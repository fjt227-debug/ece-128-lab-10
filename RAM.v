==> flow/design.v <==
`timescale 1ns / 1ps
module RAM(i_clk, i_rst, i_write_en, i_addr, i_write_data, o_read_data);
    parameter DATA_W =8;
    parameter SIZE = 8;
    parameter ADDR_W =3;
    input wire i_clk, i_rst, i_write_en;
    input wire [ADDR_W-1:0] i_addr;
    input wire [DATA_W-1:0] i_write_data;
    output reg [DATA_W-1:0] o_read_data;
    reg [DATA_W-1:0] mem[0:SIZE-1];
    integer i;
    always @ (posedge i_clk) begin
        if(i_rst) begin
            for(i=0; i<SIZE; i=i+1)
                mem[i] <= {DATA_W{1'b0}};
             o_read_data <= {DATA_W{1'b0}};
         end else begin
            if(i_write_en)
                mem[i_addr] <= i_write_data;
             o_read_data <= mem[i_addr];
         end
     end
endmodule
* Step by step through the tools: RAM
The steps from the RTL of RAM to its reports follow in flow order. Lines are those of the file above, counted from 1. Operators: Yosys type, input widths -> output width; for muxes data width and select width s. Library cell names are shortened. Not given: --
Design: top RAM, clock i_clk, library sky130hd, corner tt_025C_1v80

* After elaboration
Source: Yosys, flattened and elaborated, memories not mapped. Widths are those after wreduce; folded enables and synchronous resets count as part of the registers. Registers that Yosys merges into a memory's read port (data or address) are not register bits. Print and check cells do not count. Equal cells are merged and count once. Yosys's memory passes give these memory sizes; they may raise the number of words (mostly to a power of two), join words into wider ones and drop unused or constant bits.
Storage and ports: bits in registers 0, memory bits (writable) 64, memory cells 1, input port bits 14, elaborated cells 8
Cells by class: mux-type cells 7
Memory list:
- mem | words 8, bits a word 8, line 10 | reg [DATA_W-1:0] mem[0:SIZE-1];
Operator list (count):
- $mux 8 | 2
- $mux 3 | 2
- $mux 1 | 3

* Longest topological paths
Yosys ltp: most cells in a row. Word level: on the elaborated netlist, between registers, memories and ports. Mapped: between sequential cells and ports; inverters and the memories' decode and read muxes count.
Depth: depth after elaboration 2, ABC_AREA 0, depth in mapped cells 5

* Netlist
The flow's flattened synthesis, as Yosys stat reports it; memories are mapped. The netlist is that of the ABC_AREA named above (0 if unset); the other value can give another one. The area totals of this step are shown rounded.
Cell types (count):
- edfxtp_1 | 64
- and2_1 | 64
- mux2i_1 | 32
- dfxtp_1 | 8
- o22a_1 | 16
- or2_2 | 8
- a21oi_1 | 8
- nand2b_1 | 4
- buf_4 | 3
- nor2_2 | 3
- nor3_4 | 1
- buf_6 | 1
- clkbuf_1 | 3
- nor2_1 | 3
- or3b_4 | 1
- nand2_1 | 2
- nand3b_1 | 1
- or2_1 | 1
Not listed: further types 2, cells in them 2.
Synthesis totals: standard cells after synthesis 225, chip area (Yosys) 3191 um2, flip-flops 72, buffer cells 8

* Path before layout
OpenSTA on the mapped netlist: ideal clock, no wires. The path of least setup slack (recovery checks aside). Input and output delay are each 20% of the period. Register names are those of the netlist, which keeps one name where synthesis merged equal registers.
Timing post-synthesis: kind input port to flip-flop, from input port i_addr[0], to memory mem[7][0], clock period 1.81 ns, input delay 0.362 ns, setup time 0.309 ns, launch time at the first pin 0.362 ns, arrival time 1.251 ns, setup slack 0.250 ns, delay of the path 1.198 ns, driving pins on the path 5, synthesis period reached 1.56 ns
"delay of the path" is the arrival time less input delay plus setup time. "driving pins on the path" counts driving pins, that of a launching flip-flop among them; a cell with two outputs on the path counts twice. "synthesis period reached" = period - worst setup slack (recovery checks aside). The figure is calculated, with input and output delays left at 20% of the set period. The rows between start and end are the longest chain of elaborated cells between them; the timing report does not say that the signal goes this way. Where chains are equally long, one stands for them. A line is the first line of the expression or statement that the cell stems from. Yosys adds cells for indexed reads and writes and turns some case tables into memories.
Between the ends, post-synthesis: cells stage by stage buf_4 buf_6 nand2_1 nor2_1 or2_2, length of the longest elaborated chain 2
Ends and longest elaborated chain, post-synthesis:
- start, declared | line 7 | input wire [ADDR_W-1:0] i_addr;
- $mux 3 | line 18 | if(i_write_en)
- $mux 3 | line 13 | if(i_rst) begin
- end, declared | line 10 | reg [DATA_W-1:0] mem[0:SIZE-1];

* Worst path after layout
From the final timing report of run 1: the path of least setup slack in the routed layout; clock arrival at registers is part of the times.
Timing after layout: kind input port to flip-flop, from input port i_addr[2], to memory mem[3][0], clock period 1.56 ns, input delay 0.31 ns, setup time 0.30 ns, launch time at the first pin 0.31 ns, arrival time 1.57 ns, setup slack 0.03 ns, driving pins on the path 4
The rows between start and end are the longest chain of elaborated cells between them; the timing report does not say that the signal goes this way. Where chains are equally long, one stands for them.
Between the ends, after layout: cells stage by stage clkdlybuf4s50_1 or3b_4 nor2_2 or2_2, length of the longest elaborated chain 2
Ends and longest elaborated chain, after layout:
- start, declared | line 7 | input wire [ADDR_W-1:0] i_addr;
- $mux 3 | line 18 | if(i_write_en)
- $mux 3 | line 13 | if(i_rst) begin
- end, declared | line 10 | reg [DATA_W-1:0] mem[0:SIZE-1];

Measured data: module RAM, platform sky130hd, 2 stored runs of the flow under differing settings, order arbitrary. Input and output delays are each 20% of the period that was set; the output load is 0.01 pF.
"achieved clock period" means the clock period less the worst setup slack. The figure is calculated, with input and output delays left at 20% of the set period.
"worst setup path time" is the time allowed to the run's worst setup path (the clock period less input and output delay, where it has them) less its slack. Clock arrival times count: a late capture clock shortens it, a late launch clock lengthens it.
"power" is the tool's figure for a default switching activity; nothing was simulated.
Values from the reports are rounded here.
[run 1] settings: period_ns=1.56, CAP_MARGIN=20, CORE_MARGIN=2, CORE_UTILIZATION=40, SLEW_MARGIN=20
[run 1] result: chip area after synthesis (Yosys) 3191 um2, die area 8707 um2, standard-cell area of the final layout 3835 um2, utilization 49.6%, worst setup slack after layout 0.035 ns, total negative slack 0.000 ns, worst hold slack 0.692 ns, power 4272 µW, achieved clock period 1.525 ns, worst setup path time 1.21 ns, worst setup path kind input port to flip-flop
[run 2] settings: period_ns=1.79, CORE_UTILIZATION=46, SETUP_SLACK_MARGIN=0.44, PLACE_DENSITY_LB_ADDON=0.1, CORE_MARGIN=9, CELL_PAD_IN_SITES_DETAIL_PLACEMENT=2, TNS_END_PERCENT=55, ABC_AREA=1, CAP_MARGIN=0, SLEW_MARGIN=20
[run 2] result: did not finish, placement stopped with DPL-0033
